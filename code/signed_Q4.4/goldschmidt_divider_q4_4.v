==> flow/design.v <==
module goldschmidt_divider_q4_4 (
    input wire clk,
    input wire rst_n,
    input wire start,
    input wire signed [7:0] numerator,       
    input wire signed [7:0] denominator,     
    output reg signed [7:0] quotient,        
    output reg valid,
    output reg error
);
    reg [4:0] count;
    reg [7:0] temp;
    localparam [3:0]
        IDLE              = 4'h0,
        VALIDATE_INPUT    = 4'h1,
        NORMALIZE_DENOM   = 4'h2,
        LOOKUP_INIT_APPROX= 4'h3,
        CONVERT           = 4'h4,
        FACTOR_CALC       = 4'hB,
        FIRST_MULT        = 4'h5,
        GOLDSCHMIDT_ITER  = 4'h6,
        APPLY_CORRECTION  = 4'h7,
        ROUND_RESULT      = 4'h8,
        OUTPUT_RESULT     = 4'h9,
        ERROR_STATE       = 4'hF;
    localparam signed [15:0] Q8_8_ONE = 16'sh0100;
    localparam signed [15:0] Q8_8_TWO = 16'sh0200;
    localparam signed [7:0]  Q4_4_ONE = 8'sh10;
    localparam signed [7:0]  Q4_4_HALF = 8'sh08;
    localparam signed [7:0]  Q4_4_MAX = 8'sh7F;   
    localparam signed [7:0]  Q4_4_MIN = -8'sh80;  
    localparam MAX_ITERATIONS = 3;
    reg [3:0] state, next_state;
    reg [2:0] iteration_counter;
    reg signed [15:0] num_q8_8;
    reg signed [15:0] denom_q8_8;
    reg signed [15:0] factor_q8_8;
    reg signed [31:0] mul_temp_32;
    reg signed [7:0] num_reg, denom_reg;
    reg signed [7:0] denom_norm_reg;
    reg [4:0] p;
    reg signed [5:0] shift;
    reg [7:0] factor_0;
    reg [2:0] index;
    reg result_sign;
    always @(*) begin
        if      (denom_reg[7]) p = 7;
        else if (denom_reg[6]) p = 6;
        else if (denom_reg[5]) p = 5;
        else if (denom_reg[4]) p = 4;
        else if (denom_reg[3]) p = 3;
        else if (denom_reg[2]) p = 2;
        else if (denom_reg[1]) p = 1;
        else if (denom_reg[0]) p = 0;
        else                   p = 0;
        shift = $signed(3 - p);
    end
    always @(*) begin
        case (index)
            3'd0: factor_0 = 8'd32;
            3'd1: factor_0 = 8'd28;
            3'd2: factor_0 = 8'd26;
            3'd3: factor_0 = 8'd23;
            3'd4: factor_0 = 8'd21;
            3'd5: factor_0 = 8'd20;
            3'd6: factor_0 = 8'd18;
            3'd7: factor_0 = 8'd17;
            default: factor_0 = 8'd0;
        endcase
    end
    always @(*) begin
        next_state = state;
        case (state)
            IDLE: if (start) next_state = VALIDATE_INPUT;
            VALIDATE_INPUT: begin
                if (denom_reg == 0)
                    next_state = ERROR_STATE;
                else if (num_reg == 0 || denom_reg == Q4_4_ONE || num_reg == denom_reg)
                    next_state = OUTPUT_RESULT;
                else
                    next_state = NORMALIZE_DENOM;
            end
            NORMALIZE_DENOM:     next_state = LOOKUP_INIT_APPROX;
            LOOKUP_INIT_APPROX:  next_state = CONVERT;
            CONVERT:             next_state = FIRST_MULT;
            FIRST_MULT:          next_state = FACTOR_CALC;
            FACTOR_CALC:         next_state = GOLDSCHMIDT_ITER;
            GOLDSCHMIDT_ITER:    next_state = (iteration_counter >= MAX_ITERATIONS) ? APPLY_CORRECTION : FACTOR_CALC;
            APPLY_CORRECTION:    next_state = ROUND_RESULT;
            ROUND_RESULT:        next_state = OUTPUT_RESULT;
            OUTPUT_RESULT,
            ERROR_STATE:         next_state = IDLE;
            default:             next_state = IDLE;
        endcase
    end
    always @(posedge clk or negedge rst_n) begin
        if (!rst_n) begin
            state <= IDLE;
            valid <= 0;
            error <= 0;
            quotient <= 0;
            iteration_counter <= 0;
            num_reg <= 0;
            denom_reg <= 0;
            num_q8_8 <= 0;
            denom_q8_8 <= 0;
            factor_q8_8 <= 0;
        end else begin
            state <= next_state;
            case (state)
                IDLE: begin
                    valid <= 0;
                    error <= 0;
                    if (start) begin
                        result_sign <= numerator[7] ^ denominator[7];   
                        num_reg <= (numerator[7]) ? -numerator : numerator;
                        denom_reg <= (denominator[7]) ? -denominator : denominator;
                        iteration_counter <= 0;
                    end
                end
                VALIDATE_INPUT: begin
                    if (num_reg == 0)
                        quotient <= 0;
                    else if (denom_reg == Q4_4_ONE)
                        quotient <= result_sign ? -num_reg : num_reg;
                    else if (num_reg == denom_reg)
                        quotient <= result_sign ? -Q4_4_ONE : Q4_4_ONE;
                end
                NORMALIZE_DENOM: begin
                    denom_norm_reg <= (shift >= 0) ? (denom_reg <<< shift) : (denom_reg >>> -shift);
                end
                LOOKUP_INIT_APPROX: begin
                    index <= denom_norm_reg[3:1];
                end
                CONVERT: begin
                    denom_q8_8 <= {denom_norm_reg, 4'b0};
                    num_q8_8   <= {num_reg, 4'b0};
                    factor_q8_8 <= factor_0 <<< 4;
                end
                FIRST_MULT: begin
                    mul_temp_32 = num_q8_8 * factor_q8_8;
                    num_q8_8    <= mul_temp_32[23:8];
                    mul_temp_32 = denom_q8_8 * factor_q8_8;
                    denom_q8_8  <= mul_temp_32[23:8];
                end
                FACTOR_CALC: begin
                    factor_q8_8 <= Q8_8_TWO - denom_q8_8;
                end
                GOLDSCHMIDT_ITER: begin
                    if (iteration_counter < MAX_ITERATIONS) begin
                        mul_temp_32 = num_q8_8 * factor_q8_8;
                        num_q8_8    <= mul_temp_32[23:8];
                        mul_temp_32 = denom_q8_8 * factor_q8_8;
                        denom_q8_8  <= mul_temp_32[23:8];
                        iteration_counter <= iteration_counter + 1;
                    end
                end
                APPLY_CORRECTION: begin
                    num_q8_8 <= (shift >= 0) ? (num_q8_8 <<< shift) : (num_q8_8 >>> -shift);
                end
                ROUND_RESULT: begin
                    reg signed [7:0] rounded;
                    if (num_q8_8[3])
                        rounded = num_q8_8[11:4] + 1;
                    else
                        rounded = num_q8_8[11:4];
                    quotient <= (result_sign) ? -rounded : rounded;
                    if (quotient > Q4_4_MAX) quotient <= Q4_4_MAX;
                    else if (quotient < Q4_4_MIN) quotient <= Q4_4_MIN;
                end
                OUTPUT_RESULT: begin
                    valid <= 1;
                    error <= 0;
                end
                ERROR_STATE: begin
                    valid <= 1;
                    error <= 1;
                    quotient <= 0;
                end
            endcase
        end
    end
endmodule
Tool chain data of goldschmidt_divider_q4_4
Tool output for the design above, in the order of the flow.
Lines are those of the file above, counted from 1.
Operators carry their Yosys type and port widths (W data, S select, Z words).
{"block": "design", "design": "goldschmidt_divider_q4_4", "clk_port": "clk", "library": "sky130hd", "lib_corner": "tt_025C_1v80"}

Word level
Yosys after proc, flatten, opt, wreduce and memory -nomap, before mapping. Print and check cells are not counted. Equal cells are merged and count once.
Yosys's memory passes give these memory sizes; they may raise the number of words (mostly to a power of two), join words into wider ones and drop unused or constant bits.
{"block": "classes", "n_cmp": 5, "eq_ne": 16, "n_reduce_logical": 22, "n_logic": 1, "shift": 4, "mul": 2, "addsub": 9, "muxes": 38, "n_div": 0}
{"block": "op_table", "cell": "$mul A16 B16 Y24", "n": 2}
{"block": "op_table", "cell": "$mux W8", "n": 13}
{"block": "op_table", "cell": "$pmux W16 S4", "n": 1}
{"block": "op_table", "cell": "$pmux W16 S3", "n": 1}
{"block": "op_table", "cell": "$mux W16", "n": 3}
{"block": "op_table", "cell": "$pmux W4 S10", "n": 1}
{"block": "op_table", "cell": "$neg A8 Y8", "n": 4}
{"block": "op_table", "cell": "$pmux W16 S2", "n": 1}
{"block": "op_table", "cell": "$pmux W8 S3", "n": 1}
{"block": "op_table", "cell": "$mux W3", "n": 7}
{"block": "op_table", "cell": "$sub A11 B16 Y16 const A", "n": 1}
{"block": "op_table", "cell": "$sshl A16 B6 Y16", "n": 1}
{"block": "op_table", "cell": "$sshr A16 B6 Y16", "n": 1}
{"block": "op_table", "cell": "$eq A4 B3 Y1 const B", "n": 4}
{"block": "op_table", "cell": "$eq A4 B4 Y1 const B", "n": 4}
{"block": "op_table", "cell": "$logic_not A8 Y1", "n": 2}
{"block": "op_table", "cell": "$mux W4", "n": 4}
{"block": "op_table", "cell": "$reduce_and A2 Y1", "n": 6}
{"block": "op_table", "cell": "$reduce_bool A2 Y1", "n": 4}
{"block": "op_table", "cell": "$eq A4 B2 Y1 const B", "n": 2}
{"block": "op_table", "cell": "$add A8 B1 Y8 const B", "n": 1}
{"block": "op_table", "cell": "$eq A8 B6 Y1 const B", "n": 1}
{"block": "op_table", "cell": "$sshl A8 B6 Y8", "n": 1}
{"block": "op_table", "cell": "$sshr A8 B6 Y8", "n": 1}
{"block": "op_table", "cell": "$gt A8 B8 Y1 const B", "n": 1}
{"block": "op_table", "cell": "$lt A8 B8 Y1 const B", "n": 1}
{"block": "op_table", "cell": "$eq A8 B8 Y1", "n": 1}
{"block": "op_table", "cell": "$sub A2 B5 Y6 const A", "n": 1}
Other operator kinds: 19; their cells: 26.
{"block": "word_totals", "word_cells": 111, "ff_bits": 93, "clocked_rd_ports_x_width": 6, "output_inout_bits": 10, "in_bits": 19, "mem_bits_ro": 48, "latchBits": 0, "memories": 1, "ram_bits": 0}
{"block": "mem_list", "name": "(name not given)", "words": 8, "width": 6, "read_ports": 1, "write_ports": 0, "line": 59, "text": "case (index)"}

Depth
Longest topological path by Yosys (ltp), each cell counted once; first at word level (registers and memories cut), then after technology mapping (sequential cells cut; the memories' decode and read muxes count).
{"block": "depth", "ltp_word": 12, "abc_area": 0, "ltp_mapped": 26}

After synthesis
Source: synth_stat.txt of the flow (Yosys; design flattened, memories mapped). It holds for the ABC_AREA given above (unset counts as 0); a run with the other value may have another netlist.
{"block": "types", "cell": "sky130_fd_sc_hd__fa_1", "n": 372, "area_total_um2": 7.45E+03}
{"block": "types", "cell": "sky130_fd_sc_hd__dfrtp_1", "n": 88, "area_total_um2": 2.2E+03}
{"block": "types", "cell": "sky130_fd_sc_hd__inv_1", "n": 517, "area_total_um2": 1.94E+03}
{"block": "types", "cell": "sky130_fd_sc_hd__ha_1", "n": 152, "area_total_um2": 1.9E+03}
{"block": "types", "cell": "sky130_fd_sc_hd__nand2_1", "n": 369, "area_total_um2": 1.39E+03}
{"block": "types", "cell": "sky130_fd_sc_hd__and2_1", "n": 220, "area_total_um2": 1376.32}
{"block": "types", "cell": "sky130_fd_sc_hd__xnor2_1", "n": 72, "area_total_um2": 630.605}
{"block": "types", "cell": "sky130_fd_sc_hd__clkbuf_1", "n": 135, "area_total_um2": 506.736}
{"block": "types", "cell": "sky130_fd_sc_hd__o21ai_0", "n": 96, "area_total_um2": 480.461}
{"block": "types", "cell": "sky130_fd_sc_hd__xor2_1", "n": 45, "area_total_um2": 394.128}
{"block": "types", "cell": "sky130_fd_sc_hd__edfxtp_1", "n": 12, "area_total_um2": 360.346}
{"block": "types", "cell": "sky130_fd_sc_hd__a21oi_1", "n": 61, "area_total_um2": 305.293}
{"block": "types", "cell": "sky130_fd_sc_hd__nor2_1", "n": 73, "area_total_um2": 274.013}
{"block": "types", "cell": "sky130_fd_sc_hd__mux2i_1", "n": 22, "area_total_um2": 220.211}
{"block": "types", "cell": "sky130_fd_sc_hd__nand2b_1", "n": 28, "area_total_um2": 175.168}
{"block": "types", "cell": "sky130_fd_sc_hd__nand3_1", "n": 30, "area_total_um2": 150.144}
{"block": "types", "cell": "sky130_fd_sc_hd__a22oi_1", "n": 16, "area_total_um2": 120.115}
{"block": "types", "cell": "sky130_fd_sc_hd__dfxtp_1", "n": 6, "area_total_um2": 120.115}
Not listed: further types 56, cells in them 233.
{"block": "mapped", "seqArea_um2": 2708.8, "flip_flops": 107, "mapped_cells": 2547, "area_um2": 21702.1}

Worst setup path after synthesis
Path of least setup slack by OpenSTA after synthesis, without wires, with an ideal clock, recovery checks aside; 20% of the period is set as input and as output delay. Where synthesis merged equal registers, the netlist keeps one of their names.
{"block": "synth_timing", "path_type": "reg-to-reg", "startpoint": "register factor_q8_8[1]", "endpoint": "register denom_q8_8[15]", "setup_slack_ns": 8.171, "clock_period_ns": 14.4, "setup_ns": 0.130, "launch_ns": 0.000, "stages": 25, "t_arrival_ns": 6.099, "t_required_ns": 14.270, "delay_ns": 6.229, "n_path_buf": 2, "synth_period_reached_ns": 6.229}
"delay_ns" is the arrival time less input delay plus setup time.
"stages": output pins that drive a net of the path, with the launching flip-flop's if there is one; two outputs of one cell count as two.
"synth_period_reached_ns" is the clock period less the worst setup slack; recovery checks do not enter. This is arithmetic on one report: input and output delays are still those of the set period (20% each).
Between the ends stands the longest chain of elaborated cells between them, by number of cells; it is not shown to be the way that was timed. Of several equally long chains one is given.
Each line given opens the expression or statement behind the cell; cells for indexed reads and writes are added by Yosys, which also makes memories of some case tables.
A register here has more assigning lines than the two given.
{"block": "synth_between", "path_cell_list": "sky130_fd_sc_hd__dfrtp_1 -> sky130_fd_sc_hd__clkbuf_1 -> sky130_fd_sc_hd__clkbuf_1 -> sky130_fd_sc_hd__nand2_1 -> sky130_fd_sc_hd__fa_1 -> sky130_fd_sc_hd__inv_1 -> sky130_fd_sc_hd__fa_1 -> sky130_fd_sc_hd__inv_1 -> sky130_fd_sc_hd__fa_1 -> sky130_fd_sc_hd__inv_1 -> sky130_fd_sc_hd__fa_1 -> sky130_fd_sc_hd__fa_1 -> sky130_fd_sc_hd__inv_1 -> sky130_fd_sc_hd__fa_1 -> sky130_fd_sc_hd__inv_1 -> sky130_fd_sc_hd__ha_1 -> sky130_fd_sc_hd__a21o_1 -> sky130_fd_sc_hd__a2111oi_0 -> sky130_fd_sc_hd__a211o_1 -> sky130_fd_sc_hd__a31oi_1 -> sky130_fd_sc_hd__a21o_1 -> sky130_fd_sc_hd__a21o_1 -> sky130_fd_sc_hd__a21oi_1 -> sky130_fd_sc_hd__xnor2_1 -> sky130_fd_sc_hd__o21ai_1", "elab_chain_cells": 3, "cone_cells": 3, "classes_between": "1 x mul; 2 x mux"}
{"block": "synth_lines", "element": "start: declaration", "line": 37, "text": "reg signed [15:0] factor_q8_8;"}
{"block": "synth_lines", "element": "start: assignment", "line": 138, "text": "factor_q8_8 <= factor_0 <<< 4;"}
{"block": "synth_lines", "element": "start: assignment", "line": 147, "text": "factor_q8_8 <= Q8_8_TWO - denom_q8_8;"}
{"block": "synth_lines", "element": "$mul A16 B16 Y24", "line": 153, "text": "mul_temp_32 = denom_q8_8 * factor_q8_8;"}
{"block": "synth_lines", "element": "$mux W16", "line": 150, "text": "if (iteration_counter < MAX_ITERATIONS) begin"}
{"block": "synth_lines", "element": "$pmux W16 S3", "line": 110, "text": "case (state)"}
{"block": "synth_lines", "element": "end: assignment", "line": 136, "text": "denom_q8_8 <= {denom_norm_reg, 4'b0};"}
{"block": "synth_lines", "element": "end: assignment", "line": 144, "text": "denom_q8_8  <= mul_temp_32[23:8];"}
{"block": "synth_lines", "element": "end: declaration", "line": 36, "text": "reg signed [15:0] denom_q8_8;"}

Timing after layout
From the final timing report of run 1: the path of least setup slack in the routed layout; clock arrival at registers is part of the times.
{"block": "layout_timing", "path_type": "reg-to-reg", "startpoint": "register denom_q8_8[5]", "endpoint": "register denom_q8_8[15]", "t_arrival_ns": 6.84, "n_path_buf": 0, "clock_period_ns": 7.79, "launch_ns": 0.38, "stages": 23, "setup_slack_ns": 1.19, "t_required_ns": 8.02, "setup_ns": 0.14}
Between the ends stands the longest chain of elaborated cells between them, by number of cells; it is not shown to be the way that was timed. Of several equally long chains one is given.
A register here has more assigning lines than the two given.
{"block": "layout_between", "path_cell_list": "sky130_fd_sc_hd__dfrtp_1 -> sky130_fd_sc_hd__nand2_1 -> sky130_fd_sc_hd__fa_1 -> sky130_fd_sc_hd__inv_1 -> sky130_fd_sc_hd__fa_1 -> sky130_fd_sc_hd__inv_1 -> sky130_fd_sc_hd__fa_1 -> sky130_fd_sc_hd__inv_1 -> sky130_fd_sc_hd__fa_1 -> sky130_fd_sc_hd__fa_1 -> sky130_fd_sc_hd__inv_1 -> sky130_fd_sc_hd__fa_1 -> sky130_fd_sc_hd__inv_1 -> sky130_fd_sc_hd__ha_1 -> sky130_fd_sc_hd__a21o_1 -> sky130_fd_sc_hd__a2111oi_0 -> sky130_fd_sc_hd__a211o_1 -> sky130_fd_sc_hd__a31oi_1 -> sky130_fd_sc_hd__a21o_1 -> sky130_fd_sc_hd__a21o_1 -> sky130_fd_sc_hd__a21oi_1 -> sky130_fd_sc_hd__xnor2_1 -> sky130_fd_sc_hd__o21ai_1", "elab_chain_cells": 3, "cone_cells": 3, "classes_between": "1 x mul; 2 x mux"}
{"block": "layout_lines", "element": "start: declaration", "line": 36, "text": "reg signed [15:0] denom_q8_8;"}
{"block": "layout_lines", "element": "start: assignment", "line": 136, "text": "denom_q8_8 <= {denom_norm_reg, 4'b0};"}
{"block": "layout_lines", "element": "start: assignment", "line": 144, "text": "denom_q8_8  <= mul_temp_32[23:8];"}
{"block": "layout_lines", "element": "$mul A16 B16 Y24", "line": 153, "text": "mul_temp_32 = denom_q8_8 * factor_q8_8;"}
{"block": "layout_lines", "element": "$mux W16", "line": 150, "text": "if (iteration_counter < MAX_ITERATIONS) begin"}
{"block": "layout_lines", "element": "$pmux W16 S3", "line": 110, "text": "case (state)"}
{"block": "layout_lines", "element": "end: assignment", "line": 136}
{"block": "layout_lines", "element": "end: assignment", "line": 144}
{"block": "layout_lines", "element": "end: declaration", "line": 36}

Data sheet: physical implementation of goldschmidt_divider_q4_4

Record of 2 stored runs of the RTL-to-layout flow on goldschmidt_divider_q4_4, platform sky130hd. The runs are unordered. Constraints: input delay and output delay 20% of the set period each, output load 0.01 pF.
By "achieved_period_ns" is meant the clock period of the run minus its worst setup slack. This is arithmetic on one report: input and output delays are still those of the set period (20% each).
"worst_setup_path_time_ns": the worst setup path's part of the clock period (all of it between registers, 20% less for each end at a port) less its slack. A launch clock that arrives late makes it longer, a capture clock that arrives late makes it shorter.

{"run": "run 1", "settings": { "period_ns": 7.79, "CAP_MARGIN": 20, "CORE_MARGIN": 2, "CORE_UTILIZATION": 40, "SLEW_MARGIN": 20 }, "results": { "timing.hold.ws_ns": 0.392, "synthArea_um2": 21702.1, "final_setup_ws_ns": 1.185, "die_area_um2": 56133.5, "worst_setup_path_time_ns": 6.60, "path_kind": "reg-to-reg", "total_negative_slack_ns": 0.000, "achieved_period_ns": 6.605, "utilization_pct": 42.5, "final_cell_area_um2": 22831.9 }}
{"run": "run 2", "settings": { "period_ns": 7.36, "CORE_UTILIZATION": 31, "PLACE_DENSITY_LB_ADDON": 0.2, "CORE_ASPECT_RATIO": 1.79, "CELL_PAD_IN_SITES_GLOBAL_PLACEMENT": 0, "GPL_TIMING_DRIVEN": 1, "CTS_CLUSTER_SIZE": 57, "CAP_MARGIN": 35, "MIN_ROUTING_LAYER": "met2", "CORE_MARGIN": 2, "SLEW_MARGIN": 20 }, "results": { "final_cell_area_um2": 23476.3, "utilization_pct": 33.9, "die_area_um2": 72229.1, "timing.hold.ws_ns": 0.384, "synthArea_um2": 21702.1, "achieved_period_ns": 6.811, "worst_setup_path_time_ns": 6.81, "path_kind": "reg-to-reg", "final_setup_ws_ns": 0.549, "total_negative_slack_ns": 0.000 }}
